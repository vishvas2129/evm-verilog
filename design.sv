==> flow/design.v <==
module voting_machine (
    input clk,                    
    input reset,                  
    input enable_vote,            
    input vote_A,                 
    input vote_B,                 
    input vote_C,                 
    input confirm_vote,           
    output reg [6:0] votes_A,     
    output reg [6:0] votes_B,     
    output reg [6:0] votes_C,     
    output reg max_votes_A,       
    output reg max_votes_B,       
    output reg max_votes_C,       
    output reg [1:0] winner       
);
reg pending_vote_A, pending_vote_B, pending_vote_C;
always @(posedge clk or posedge reset) begin
    if (reset) begin
        votes_A <= 7'd0;          
        votes_B <= 7'd0;          
        votes_C <= 7'd0;          
        max_votes_A <= 0;         
        max_votes_B <= 0;         
        max_votes_C <= 0;         
        winner <= 2'b00;          
        pending_vote_A <= 0;
        pending_vote_B <= 0;
        pending_vote_C <= 0;
    end 
    else if (enable_vote) begin   
        if (vote_A && votes_A < 7'd127) begin
            pending_vote_A <= 1;
        end
        if (vote_B && votes_B < 7'd127) begin
            pending_vote_B <= 1;
        end
        if (vote_C && votes_C < 7'd127) begin
            pending_vote_C <= 1;
        end
        if (confirm_vote) begin
            if (pending_vote_A) begin
                votes_A <= votes_A + 1;
                pending_vote_A <= 0;
            end
            if (pending_vote_B) begin
                votes_B <= votes_B + 1;
                pending_vote_B <= 0;
            end
            if (pending_vote_C) begin
                votes_C <= votes_C + 1;
                pending_vote_C <= 0;
            end
        end
        if (votes_A == 7'd127) begin
            max_votes_A <= 1;
        end
        if (votes_B == 7'd127) begin
            max_votes_B <= 1;
        end
        if (votes_C == 7'd127) begin
            max_votes_C <= 1;
        end
    end
end
always @(posedge clk or posedge reset) begin
    if (reset) begin
        winner <= 2'b00;  
    end else begin
        if (votes_A > votes_B && votes_A > votes_C) begin
            winner <= 2'b01;   
        end else if (votes_B > votes_A && votes_B > votes_C) begin
            winner <= 2'b10;   
        end else if (votes_C > votes_A && votes_C > votes_B) begin
            winner <= 2'b11;   
        end else begin
            winner <= 2'b00;   
        end
    end
end
endmodule
======== From RTL to reports: voting_machine ========
Tool output for the design above, in the order of the flow.
Lines are those of the file above, counted from 1.
Library cell names are shortened.
Not given: --
set-up
  top module .............................. voting_machine
  clock port .............................. clk
  cell library ............................ sky130hd
  corner .................................. tt_025C_1v80

======== Word level ========
Counts by Yosys on the flattened word-level netlist (proc, flatten, opt, wreduce; memories kept). Register bits leave out memories and registers merged into their read ports (data or address); mux counts leave out enables and synchronous resets folded into registers. Print and check cells are left out. Cells with the same type and inputs are merged into one.
word-level totals
  input bits .............................. 7
  output and inout port bits .............. 26
  cells after elaboration ................. 36
  flip-flop bits (word level) ............. 27
cells by class
  reduce/logical cells .................... 9
  equality and inequality tests ........... 3
  add/sub/neg operators ................... 3
  mux-type cells .......................... 9
  magnitude comparators ................... 3
operators with widths
  operator                                    count
  adder 7 x 1 -> 7 bit with constant B        3
  less-than comparator 7 bit with constant B  3
  == test 7 bit with constant B               3
  AND reduction 3 bit                         3
  two-way mux 1 bit                           9
  AND reduction 2 bit                         3
  logical AND 1 bit                           3

======== Longest topological paths ========
Depth = most cells in a row (Yosys ltp): at word level without a register or memory, in the mapped netlist without a sequential cell, where the memories' decode and read muxes count.
depth
  word-level depth ........................ 5
  ABC_AREA ................................ 0
  depth in mapped cells ................... 4
  depth with buffers taken out ............ 4

======== After synthesis ========
Yosys stat after the flow's synthesis: flattened, memories mapped to cells. It holds for the ABC_AREA given above (unset counts as 0); a run with the other value may have another netlist.
cells by type
  cell type  count  area in all (sq um)
  dfrtp_1    27     675.648
  xor2_1     11     96.342
  xnor2_1    7      61.309
  nand4_4    2      42.541
  nand3_1    8      40.038
  ha_1       3      37.536
  nand2_1    10     37.536
  mux2_1     3      33.782
  nor3_2     3      30.029
  nand4_1    4      25.024
  nor2_2     4      25.024
  buf_4      3      22.522
  nand3_2    2      20.019
  nor2_1     5      18.768
  buf_6      1      11.261
  a41o_1     1      10.01
  o311a_1    1      10.01
  a31o_2     1      8.758
Not listed: further types 11, cells in them 11.
mapped netlist
  area of sequential cells ................ 675.6 sq um
  standard cells after synthesis .......... 107
  buffer cells ............................ 4
  chip area (Yosys) ....................... 1275.0 sq um
  flip-flops .............................. 27

======== Timing after synthesis ========
Source: OpenSTA report_checks on the synthesized netlist (no wires, ideal clock, input and output delay 20% of the period each), path of least setup slack; recovery checks are left aside. Register names are those of the netlist, which keeps one name where synthesis merged equal registers.
timing path after synthesis
  kind .................................... register to register
  start ................................... reg votes_B[0]
  end ..................................... reg votes_B[6]
  stages on the path ...................... 5
  setup time .............................. 0.126 ns
  period .................................. 1.5 ns
  arrival ................................. 1.051 ns
  path buffers ............................ 0
  time at the first pin ................... 0.000 ns
  required time ........................... 1.374 ns
  slack ................................... 0.322 ns
  delay of the path ....................... 1.177 ns
  synthesis period reached ................ 1.178 ns
"delay of the path" is the arrival time less input delay plus setup time.
"stages on the path" counts driving pins, that of a launching flip-flop among them; a cell with two outputs on the path counts twice.
"synthesis period reached" = period - worst setup slack (recovery checks aside). The figure is calculated, with input and output delays left at 20% of the set period.
The rows between start and end are the longest chain of elaborated cells between them; the timing report does not say that the signal goes this way. Where chains are equally long, one stands for them.
A line is the first line of the expression or statement that the cell stems from. Yosys adds cells for indexed reads and writes and turns some case tables into memories.
on the way, after synthesis
  path through ............................ dfrtp_1 > ha_1 > nand4_1 > nand2b_1 > xnor2_1
  cells in the longest elaborated chain ... 1
  elaborated cells between the ends (all ways) .. 1
  RTL lines with such cells ............... 1
  classes of those cells .................. add/sub: 1
RTL lines, path after synthesis
  element               line  RTL
  from (decl)           10    output reg [6:0] votes_B,
  from (assign)         21    votes_B <= 7'd0;
  from (assign)         47    votes_B <= votes_B + 1;
  adder 7 x 1 -> 7 bit  47
  to (assign)           21
  to (assign)           47
  to (decl)             10

======== Path in the finished layout ========
Path of least setup slack in the final report of run B (OpenROAD, finished layout, wires in). Where an end is a register, its clock arrival counts in the times.
timing path after layout
  kind .................................... register to output
  start ................................... reg votes_B[2]
  end ..................................... out votes_B[2]
  period .................................. 2.06 ns
  stages on the path ...................... 2
  time at the first pin ................... 0.34 ns
  slack ................................... 0.20 ns
  output delay ............................ 0.41 ns
  path buffers ............................ 1
  required time ........................... 1.65 ns
  arrival ................................. 1.45 ns
on the way, after layout
  path through ............................ dfrtp_1 > clkdlybuf4s50_1
  cells in the longest elaborated chain ... 0
  elaborated cells between the ends (all ways) .. 0
  RTL lines with such cells ............... 0
RTL lines, path after layout
  element        line  RTL
  from (decl)    10    output reg [6:0] votes_B,
  from (assign)  21    votes_B <= 7'd0;
  from (assign)  47    votes_B <= votes_B + 1;
  to (decl)      10

## Implementation results

Measured data: module voting_machine, platform sky130hd, 2 stored runs of the flow under differing settings, order arbitrary. Input and output delays are each 20% of the period that was set; the output load is 0.01 pF.
"period achieved": clock period set for the run, less the worst setup slack. It is reckoned from that one timing run; input and output delays stay at 20% of the period that was set.
"time used up by the worst setup path" is the time allowed to the run's worst setup path (the clock period less input and output delay, where it has them) less its slack. Clock arrival times count: a late capture clock shortens it, a late launch clock lengthens it.

======== run A ========
==> flow/run.sh <==
#!/bin/bash
# the make line also repeats the synthesis and layout settings of config.mk as NAME=value (left out here)
make -C /OpenROAD-flow-scripts/flow DESIGN_CONFIG=/design/flow/config.mk WORK_HOME=/design/flow/orfs CLKGATE_MAP_FILE= finish
==> flow/config.mk <==
export PLATFORM = sky130hd
export DESIGN_NAME = voting_machine
export DESIGN_NICKNAME = voting_machine
export VERILOG_FILES = /design/flow/design.v
export SDC_FILE = /design/flow/constraint.sdc
export NUM_CORES = 4
export LEC_CHECK = 0
export CAP_MARGIN = 20
export CELL_PAD_IN_SITES_DETAIL_PLACEMENT = 0
export CELL_PAD_IN_SITES_GLOBAL_PLACEMENT = 2
export CORE_ASPECT_RATIO = 1.69
export CORE_MARGIN = 2
export CORE_UTILIZATION = 61
export GPL_ROUTABILITY_DRIVEN = 0
export MIN_ROUTING_LAYER = met2
export PLACE_DENSITY = 0.44
export SETUP_SLACK_MARGIN = 0.42
export SLEW_MARGIN = 25
export TNS_END_PERCENT = 5
==> flow/constraint.sdc <==
create_clock -name core_clock -period 2.02 [get_ports {clk}]
set_input_delay 0.4040 -clock core_clock [delete_from_list [all_inputs] [get_ports {clk}]]
set_output_delay 0.4040 -clock core_clock [all_outputs]
set_load 0.01 [all_outputs]

-------- run A --------
  unfinished; error GPL-0301 in placement

======== run B ========
==> flow/run.sh <==
#!/bin/bash
# the make line also repeats the synthesis and layout settings of config.mk as NAME=value (left out here)
make -C /OpenROAD-flow-scripts/flow DESIGN_CONFIG=/design/flow/config.mk WORK_HOME=/design/flow/orfs CLKGATE_MAP_FILE= finish
==> flow/config.mk <==
export PLATFORM = sky130hd
export DESIGN_NAME = voting_machine
export DESIGN_NICKNAME = voting_machine
export VERILOG_FILES = /design/flow/design.v
export SDC_FILE = /design/flow/constraint.sdc
export NUM_CORES = 4
export LEC_CHECK = 0
export CAP_MARGIN = 20
export CELL_PAD_IN_SITES_DETAIL_PLACEMENT = 1
export CELL_PAD_IN_SITES_GLOBAL_PLACEMENT = 1
export CORE_MARGIN = 7
export CORE_UTILIZATION = 36
export CTS_CLUSTER_SIZE = 76
export GPL_ROUTABILITY_DRIVEN = 1
export HOLD_SLACK_MARGIN = -0.09
export MIN_ROUTING_LAYER = met2
export PLACE_DENSITY = 0.72
export SETUP_SLACK_MARGIN = -0.08
export SLEW_MARGIN = 5
export TNS_END_PERCENT = 65
==> flow/constraint.sdc <==
create_clock -name core_clock -period 2.06 [get_ports {clk}]
set_input_delay 0.4120 -clock core_clock [delete_from_list [all_inputs] [get_ports {clk}]]
set_output_delay 0.4120 -clock core_clock [all_outputs]
set_load 0.01 [all_outputs]

-------- measured, run B --------
  utilization of the finished layout ...... 49.6 %
  die outline area ........................ 5403.7 sq um
  period achieved ......................... 1.858 ns
  time used up by the worst setup path .... 1.45 ns
  type of the worst setup path ............ register to output
  setup total negative slack .............. 0.000 ns
  setup slack of the critical path ........ 0.202 ns
  Yosys chip area after synthesis ......... 1275.0 sq um
